==> flow/design.v <==
`timescale 1ns/1ps
module rst_mem #(
   parameter integer W_ADDR       = 5,
   parameter integer W_DATA       = 7,
   parameter integer W_TAG        = 6,
   parameter integer INCLUDE_OREG = 1
)(
   input                   clk,
   input                   reset,
   input      [W_ADDR-1:0] rport0_addr,
   output reg [W_DATA-1:0] rport0_data,
   input      [W_ADDR-1:0] rport1_addr,
   output reg [W_DATA-1:0] rport1_data,
   input      [W_ADDR-1:0] wport0_addr,
   input      [W_DATA-1:0] wport0_data,
   input                   wport0_wen,
   input      [W_ADDR-1:0] wport1_addr,
   input      [W_DATA-1:0] wport1_data,
   input                   wport1_wen,
   input      [ W_TAG-1:0] lookup_tag,
   output reg              lookup_found,
   output reg [W_ADDR-1:0] lookup_addr
);
   localparam N_ENTRY = 2 ** W_ADDR;
   reg [W_DATA-1:0] mem   [N_ENTRY-1:0];
   reg [W_DATA-1:0] mem_r [N_ENTRY-1:0];
   reg [W_DATA-1:0] dout0, dout0_r;
   reg [W_DATA-1:0] dout1, dout1_r;
   always @(*) begin : rst_mem_write_proc
      integer i;
      for (i = 0; i < N_ENTRY; i = i + 1) mem[i] = mem_r[i];
      if (wport0_wen) mem[wport0_addr] = wport0_data;
      if (wport1_wen) mem[wport1_addr] = wport1_data;
  end
   always @(*) begin : rst_mem_read_proc
      dout0 = mem_r[rport0_addr];
      dout1 = mem_r[rport1_addr];
   end
   always @(*) begin : rst_oreg_assign_proc
      if (INCLUDE_OREG) begin
         rport0_data = dout0_r;
         rport1_data = dout1_r;
      end else begin
         rport0_data = dout0;
         rport1_data = dout1;
      end
   end
   always @(*) begin : rst_lookup_proc
      integer i;
      lookup_found = '0;
      lookup_addr  = '0;
      for (i = 0; i < N_ENTRY; i = i + 1) begin
         if (lookup_tag == mem_r[i][W_TAG-1:0]) begin
            lookup_found = 1;
            lookup_addr  = i;
         end
      end
   end
   always @(posedge clk) begin : rst_dout_reg
      dout0_r <= (reset) ? '0 : dout0;
      dout1_r <= (reset) ? '0 : dout1;
   end
   always @(posedge clk) begin : rst_mem_assign
      integer i;
      for (i = 0; i < N_ENTRY; i = i + 1) begin
         mem_r[i] <= (reset) ? '0 : mem[i];
      end
   end
endmodule
**Step by step through the tools: rst_mem**

What the tools print for rst_mem, step after step.
Line numbers count from 1 in the design file above.
A cell with n/a has no value.

- Top module: rst_mem
- Clock port: clk
- Cell library: sky130hd
- Library corner: tt_025C_1v80

**After elaboration**

Source: Yosys, flattened and elaborated. Widths are those after wreduce; folded enables and synchronous resets count as part of the registers. Registers that Yosys merges into a memory's read port (data or address) are not register bits. Print and check cells do not count. Equal cells are merged and count once.

- Input bits: 44
- Output and inout bits: 20
- Flip-flop bits (word level): 238

- Equality and inequality tests: 156
- Mux-type cells: 193
- Reduce/logical cells: 68

Operator list:

| kind | number |
|---|---|
| 31-bit OR reduction | 64 |
| 7-bit case mux with 2-bit select | 64 |
| 7-bit case mux with 32-bit select | 2 |
| 7-bit 2-to-1 mux | 64 |
| 5-bit == test (second input constant) | 64 |
| 6-bit == test | 32 |
| 5-bit by 4-bit == test with 1-bit output (second input constant) | 32 |
| 5-bit 2-to-1 mux | 30 |
| 5-bit by 3-bit == test with 1-bit output (second input constant) | 16 |
| 5-bit by 2-bit == test with 1-bit output (second input constant) | 8 |
| 1-bit 2-to-1 mux | 33 |
| 5-bit by 1-bit == test with 1-bit output (second input constant) | 4 |
| 5-bit logical NOT | 4 |

**Longest topological paths**

Depth = most cells in a row (Yosys ltp): at word level without a register or memory, in the mapped netlist without a sequential cell, where the memories' decode and read muxes count.

- Depth in word-level cells: 33
- ABC_AREA: 0
- Gate-level depth with buffers: 10

**After synthesis**

Yosys stat after the flow's synthesis: flattened, memories mapped to cells. It holds for the ABC_AREA given above (unset counts as 0); a run with the other value may have another netlist.

Cells by type:

| cell type | number |
|---|---|
| sky130_fd_sc_hd__dfxtp_1 | 238 |
| sky130_fd_sc_hd__mux2i_1 | 182 |
| sky130_fd_sc_hd__a211oi_1 | 186 |
| sky130_fd_sc_hd__nor2_1 | 316 |
| sky130_fd_sc_hd__xnor2_1 | 102 |
| sky130_fd_sc_hd__xor2_1 | 90 |
| sky130_fd_sc_hd__a221oi_1 | 73 |
| sky130_fd_sc_hd__a22o_1 | 73 |
| sky130_fd_sc_hd__a22oi_1 | 64 |
| sky130_fd_sc_hd__clkbuf_1 | 115 |
| sky130_fd_sc_hd__nand2_1 | 113 |
| sky130_fd_sc_hd__a311oi_1 | 42 |
| sky130_fd_sc_hd__nand3_1 | 69 |
| sky130_fd_sc_hd__nand4_1 | 48 |
| sky130_fd_sc_hd__nor3_1 | 45 |
| sky130_fd_sc_hd__nor2_2 | 28 |
| sky130_fd_sc_hd__buf_6 | 15 |
| sky130_fd_sc_hd__buf_2 | 17 |

Not listed: further types 36, cells in them 117.

- Area of sequential cells: 4764.6 µm²
- Mapped cells: 1933
- Synthesis area: 15962.8 µm²
- Flip-flop cells: 238

**Timing after synthesis**

Path of least setup slack by OpenSTA after synthesis, without wires, with an ideal clock, recovery checks aside; 20% of the period is set as input and as output delay. Where synthesis merged equal registers, the netlist keeps one of their names.

- Path kind: input -> output
- Start point: in lookup_tag[3]
- End point: out lookup_addr[0]
- Time at the first pin: 0.512 ns
- Required time: 2.048 ns
- Stages: 9
- External input delay: 0.512 ns
- Buffers on the path: 2
- Data arrival time: 1.984 ns
- Setup slack: 0.064 ns
- Path delay: 1.472 ns
- Period: 2.56 ns
- Synthesis period reached: 2.496 ns

"path delay" = arrival - input delay + setup time.
At an output port there is no setup time.
"stages": output pins that drive a net of the path, with the launching flip-flop's if there is one; two outputs of one cell count as two.
"synthesis period reached" = period - worst setup slack (recovery checks aside). The figure is calculated, with input and output delays left at 20% of the set period.
Between the ends stands the longest chain of elaborated cells between them, by number of cells; it is not shown to be the way that was timed. Of several equally long chains one is given.
A line is the first line of the expression or statement that the cell stems from. Yosys adds cells for indexed reads and writes and turns some case tables into memories.

- Cell sequence: sky130_fd_sc_hd__buf_6 > sky130_fd_sc_hd__buf_8 > sky130_fd_sc_hd__xor2_1 > sky130_fd_sc_hd__nor4_2 > sky130_fd_sc_hd__nand3_2 > sky130_fd_sc_hd__a31o_1 > sky130_fd_sc_hd__nor4_2 > sky130_fd_sc_hd__o21ai_1 > sky130_fd_sc_hd__o211ai_1
- Cells in the longest elaborated chain: 32
- Elaborated cells on any way between the ends: 62
- Source lines of those cells: 1
- Classes of those cells: eq/ne (31); mux (31)

RTL lines, path after synthesis:

| item | line | source |
|---|---|---|
| start, declared | 20 | `input      [ W_TAG-1:0] lookup_tag,` |
| 6-bit == test | 53 | `if (lookup_tag == mem_r[i][W_TAG-1:0]) begin` |
| 1-bit 2-to-1 mux | 53 |  |
| 5-bit 2-to-1 mux (30 in a row) | 53 |  |
| end, declared | 22 | `output reg [W_ADDR-1:0] lookup_addr` |

**Timing after layout**

From the final timing report of record 1: the path of least setup slack in the routed layout; clock arrival at registers is part of the times.

- Path kind: register -> output
- Start point: reg mem_r[13][5]
- End point: out lookup_addr[0]
- Data arrival time: 2.69 ns
- Required time: 1.70 ns
- Period: 2.12 ns
- Setup slack: -0.99 ns
- Time at the first pin: 0.59 ns
- Buffers on the path: 2
- Stages: 10

Between the ends stands the longest chain of elaborated cells between them, by number of cells; it is not shown to be the way that was timed. Of several equally long chains one is given.

- Cell sequence: sky130_fd_sc_hd__dfxtp_2 > sky130_fd_sc_hd__xor2_1 > sky130_fd_sc_hd__nor4_1 > sky130_fd_sc_hd__nand3_1 > sky130_fd_sc_hd__o21bai_1 > sky130_fd_sc_hd__buf_4 > sky130_fd_sc_hd__a211o_1 > sky130_fd_sc_hd__a211oi_4 > sky130_fd_sc_hd__o211ai_1 > sky130_fd_sc_hd__buf_2
- Cells in the longest elaborated chain: 20
- Elaborated cells on any way between the ends: 20
- Source lines of those cells: 1
- Classes of those cells: eq/ne (1); mux (19)

RTL lines, path post-layout:

| item | line | source |
|---|---|---|
| start, declared | 26 | `reg [W_DATA-1:0] mem_r [N_ENTRY-1:0];` |
| start, assigned | 66 | `mem_r[i] <= (reset) ? '0 : mem[i];` |
| 6-bit == test | 53 | `if (lookup_tag == mem_r[i][W_TAG-1:0]) begin` |
| 5-bit 2-to-1 mux (19 in a row) | 53 |  |
| end, declared | 22 | `output reg [W_ADDR-1:0] lookup_addr` |

Hand-over note for rst_mem

Module rst_mem, platform sky130hd: 2 stored runs of the flow (Yosys, OpenROAD) with differing settings, in no particular order. Input and output delays are each 20% of the period that was set; the output load is 0.01 pF.
"achieved period" means the clock period less the worst setup slack. The figure is calculated, with input and output delays left at 20% of the set period.
By "overall power" is meant OpenSTA's value without simulated activity: inputs other than the clock are taken to toggle once in ten clock periods, and the tool carries that through the logic.
A setting shown as n/a is not set for that run.

| item | record 1 | record 2 |
|---|---|---|
| period_ns | 2.12 | 3.56 |
| CAP_MARGIN | 20 | 20 |
| CORE_MARGIN | 2 | 2 |
| CORE_UTILIZATION | 40 | 15 |
| SLEW_MARGIN | 20 | 20 |
| SETUP_SLACK_MARGIN | n/a | 0.09 |
| PLACE_DENSITY_LB_ADDON | n/a | 0.03 |
| CELL_PAD_IN_SITES_GLOBAL_PLACEMENT | n/a | 1 |
| CELL_PAD_IN_SITES_DETAIL_PLACEMENT | n/a | 1 |
| MIN_ROUTING_LAYER | n/a | met1 |
| overall power (µW) | 12268 | 8181 |
| worst-case hold slack (ns) | 0.294 | 0.477 |
| chip area in the Yosys report (µm²) | 15962.8 | 15962.8 |
| utilization after layout (%) | 61.0 | 22.8 |
| total die area (µm²) | 41520.2 | 109045.0 |
| achieved period (ns) | 3.112 | 3.626 |
| worst setup slack after layout (ns) | -0.992 | -0.066 |
| post-route setup TNS (ns) | -5.022 | -0.142 |

End of note.
